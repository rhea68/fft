==> flow/design.v <==
module sequencer (
input logic clock, n_rst, readyin,
output logic readyin_0,readyin_1,
output logic f1,f2,f3,f4,f5,f6,f7,f8,f9,s00,s11,s22,s33,s44,s55,s66,s77,s88);
typedef enum {idle,in0,in1,in2,in3,in4,in5,s0,s1,s2,s3,s4,s5,s6,s7,s8,out0,out1,out2,out3,out4} state_type;
 state_type present_state, next_state;
 always_ff @(posedge clock, negedge n_rst)  
    begin
      if (!n_rst)  
       begin	  
        present_state<=idle;
		readyin_0 <=1'b0;
		readyin_1 <=1'b0;
		end
	  else
	   begin
		 present_state<=next_state;		
		 readyin_0 <=readyin;
		 readyin_1 <=readyin_0;				 
	   end
    end
 always_comb
    begin
      f1=0;
	  f2=0;
	  f3=0;
	  f4=0;
	  f5=0;
	  f6=0;
	  f7=0;
	  f8=0;
	  f9=0;
	  s00=0;
	  s11=0;
	  s22=0;
	  s33=0;
	  s44=0;
	  s55=0;
	  s66=0;
	  s77=0;
	  s88=0;	               
      next_state=present_state;	 
	unique case(present_state)
			  idle: begin
                       next_state= in0;
                     end
						  in0: begin
						    if(readyin_0&&!readyin_1)
						       next_state=in1;							   
							   end
						  in1:begin
						       f1=1;
						       if(readyin_0&&!readyin_1)
							   next_state=in2;
							  end
						  in2:begin
						       f2=1;
						      if(readyin_0&&!readyin_1)
							   next_state=in3;
							 end
						  in3:begin
						       f3=1;
						       if(readyin_0&&!readyin_1)
							   next_state=in4;
							   end
						  in4:begin
						      f4=1;
						       if(readyin_0&&!readyin_1)
							   next_state=in5;
							   end
						  in5:begin
						       f5=1;
							  next_state=s0;
							   end
						  s0:begin
						      s00=1;
						      next_state=s1;
						     end
						  s1:begin
						      s11=1;
						      next_state=s2;
							  end
						  s2:begin
						      s22=1;
						      next_state=s3;
							  end
						 s3:begin
						       s33=1;
						       next_state=s4;
							 end
						  s4:begin
						     s44=1;
						      next_state=s5;
						     end
						 s5:begin
						    s55=1;
						    next_state=s6;
						    end
						 s6:begin
						    s66=1;
						    next_state=s7;
						    end
						  s7:begin
						      s77=1;
						      next_state=s8;
						     end
						  s8:begin
						     s88=1;						 
						     next_state=out0;
                            end							
                         out0:begin
						       if(readyin_0&&!readyin_1)
							   next_state=out1;
							   end     
			             out1:begin
						       f6=1;
						       if(readyin_0&&!readyin_1)
							   next_state=out2;
							  end
						  out2:begin
						       f7=1;
						      if(readyin_0&&!readyin_1)
							   next_state=out3;
							 end
						  out3:begin
						       f8=1;
						       if(readyin_0&&!readyin_1)
							   next_state=out4;
							   end
						  out4:begin
						      f9=1;
						       if(readyin_0&&!readyin_1)
							   next_state=idle;
							   end
			 default:;
			endcase        		 
    end 
endmodule
# ---- From RTL to reports: sequencer
# The steps from the RTL of sequencer to its reports follow in flow order.
# Lines are those of the file above, counted from 1.
# A cell with n/a has no value.
dict set report design {
  top_module {sequencer}
  clk_port {clock}
  lib {sky130hd}
  corner {tt_025C_1v80}
}

# ---- Word-level counts
# Counts by Yosys on the flattened word-level netlist (proc, flatten, opt, wreduce; memories kept). Register bits leave out memories and registers merged into their read ports (data or address). Print and check cells are left out. Cells with the same type and inputs are merged into one.
dict set report op_classes {
  equal 30
  reduce_and_logical 5
  muxes 29
}
# operator n
set op_table {}
lappend op_table {{32-bit parallel mux with 21-bit select} 1}
lappend op_table {{32-bit two-way mux} 10}
lappend op_table {{32-bit by 4-bit equality test with 1-bit output (second input constant)} 8}
lappend op_table {{32-bit by 5-bit equality test with 1-bit output (second input constant)} 5}
lappend op_table {{32-bit by 3-bit equality test with 1-bit output (second input constant)} 4}
lappend op_table {{32-bit by 2-bit equality test with 1-bit output (second input constant)} 2}
lappend op_table {{32-bit by 1-bit equality test with 1-bit output (second input constant)} 1}
lappend op_table {{32-bit zero test} 1}
lappend op_table {{21-bit nonzero test} 1}
lappend op_table {{2-bit inequality test (second input constant)} 10}
lappend op_table {{1-bit two-way mux} 18}
lappend op_table {{11-bit AND reduction} 1}
lappend op_table {{1-bit logical AND} 1}
lappend op_table {{1-bit zero test} 1}
dict set report word_totals {
  wordCells 67
  inputBits 3
  register_bits 34
  out_inout_bits 20
}

# ---- Depth
# Longest topological path by Yosys (ltp), each cell counted once; first at word level (registers and memories cut), then after technology mapping (sequential cells cut; the memories' decode and read muxes count).
dict set report depth {
  ltp_word 4
  abc_area 0
  ltp_mapped 3
  depth_no_buf 2
}

# ---- Synthesis result
# Yosys stat after the flow's synthesis: flattened, memories mapped to cells. It holds for the ABC_AREA given above (unset counts as 0); a run with the other value may have another netlist.
dict set report mapped {
  synth_area_um2 744.5
  buffers 1
  cells 39
  ffs 23
  sequential_area_um2 576.8
}
# cell_type n area_total_um2
set types {}
lappend types {sky130_fd_sc_hd__dfrtp_1 22 550.528}
lappend types {sky130_fd_sc_hd__mux2_4 6 90.086}
lappend types {sky130_fd_sc_hd__dfstp_2 1 26.275}
lappend types {sky130_fd_sc_hd__mux2_2 2 22.522}
lappend types {sky130_fd_sc_hd__a21o_1 2 15.014}
lappend types {sky130_fd_sc_hd__nand2b_4 1 13.763}
lappend types {sky130_fd_sc_hd__buf_6 1 11.261}
lappend types {sky130_fd_sc_hd__inv_1 2 7.507}
lappend types {sky130_fd_sc_hd__nor2_1 2 7.507}

# ---- Worst setup path after synthesis
# Path of least setup slack by OpenSTA after synthesis, without wires, with an ideal clock, recovery checks aside; 20% of the period is set as input and as output delay. Where synthesis merged equal registers, the netlist keeps one of their names.
dict set report synth_path {
  kind {register -> register}
  from {register readyin_1}
  to {register (name not given)}
  path_buffers 1
  setup_slack_ns -0.011
  delay_ns 1.101
  period_ns 1.09
  arrival_time_ns 0.976
  t_required_ns 0.965
  setup_ns 0.125
  launch_ns 0.000
  stages 4
  synth_period_reached_ns 1.101
}
# "delay_ns" = arrival - input delay + setup time.
# "stages" counts driving pins, that of a launching flip-flop among them; a cell with two outputs on the path counts twice.
# "synth_period_reached_ns" is the clock period less the worst setup slack; recovery checks do not enter. This is arithmetic on one report: input and output delays are still those of the set period (20% each).
dict set report synth_via {
  cell_sequence {sky130_fd_sc_hd__dfrtp_1 > sky130_fd_sc_hd__nand2b_4 > sky130_fd_sc_hd__buf_6 > sky130_fd_sc_hd__mux2_4}
}
# item line_no
set synth_lines {}
lappend synth_lines {{start, declared} 3} ;# output logic readyin_0,readyin_1,
lappend synth_lines {{start, assigned} 13} ;# readyin_1 <=1'b0;
lappend synth_lines {{start, assigned} 19} ;# readyin_1 <=readyin_0;
# No chain of elaborated cells between the ends is given.

# ---- Path in the finished layout
# From the final timing report of flow run 1: the path of least setup slack in the routed layout; clock arrival at registers is part of the times.
dict set report layout_path {
  kind {register -> output}
  from {register (name not given)}
  to {output port f7}
  setup_slack_ns 0.14
  launch_ns 0.30
  arrival_time_ns 0.97
  path_buffers 1
  output_delay_ns 0.28
  period_ns 1.39
  stages 2
  t_required_ns 1.11
}
dict set report layout_via {
  cell_sequence {sky130_fd_sc_hd__dfrtp_1 > sky130_fd_sc_hd__dlygate4sd2_1}
}
# item line_no
set layout_lines {}
lappend layout_lines {{end, declared} 4} ;# output logic f1,f2,f3,f4,f5,f6,f7,f8,f9,s00,s11,s22,s33,s44,s55,s66,s77,s88);
# No chain of elaborated cells between the ends is given.

; Record of 2 stored runs of the RTL-to-layout flow on sequencer, platform sky130hd. The runs are unordered. Constraints: input delay and output delay 20% of the set period each, output load 0.01 pF.
; "achieved_clock_period_ns" = clock period - worst setup slack. The figure is calculated, with input and output delays left at 20% of the set period.
; By "worst_setup_path_time_ns" is meant the share of the clock period that the worst setup path is allowed (20% is reserved at inputs, 20% at outputs), minus its slack. Clock arrival times at its registers enter into it.
; "fin_power_w" rests on the timing tool's default activity at the inputs, not on a simulated workload.

[flow run 1: settings]
period_ns = 1.39
CORE_UTILIZATION = 35
SETUP_SLACK_MARGIN = 0.11
CORE_MARGIN = 3
TNS_END_PERCENT = 80
ABC_AREA = 0
GPL_TIMING_DRIVEN = 1
GPL_ROUTABILITY_DRIVEN = 0
CAP_MARGIN = 15
SLEW_MARGIN = 20
[flow run 1: results]
achieved_clock_period_ns = 1.246
finalCellArea_um2 = 1088.5
synth_area_um2 = 744.5
fin_power_w = 0.00101
setup_tns_ns = 0.000
worst_setup_path_time_ns = 0.97
critical_path_kind = register -> output
timing.setup.ws_ns = 0.144
final_die_area_um2 = 2716.5
fin_util_frac = 0.549

[flow run 2: settings]
period_ns = 1.38
SETUP_SLACK_MARGIN = -0.07
CAP_MARGIN = 20
CORE_MARGIN = 2
CORE_UTILIZATION = 40
SLEW_MARGIN = 20
[flow run 2: results]
worst_setup_path_time_ns = 1.03
critical_path_kind = register -> output
fin_power_w = 0.001009
fin_util_frac = 0.591
timing.setup.ws_ns = 0.071
finalCellArea_um2 = 1032.2
setup_tns_ns = 0.000
final_die_area_um2 = 2222.2
synth_area_um2 = 744.5
achieved_clock_period_ns = 1.309
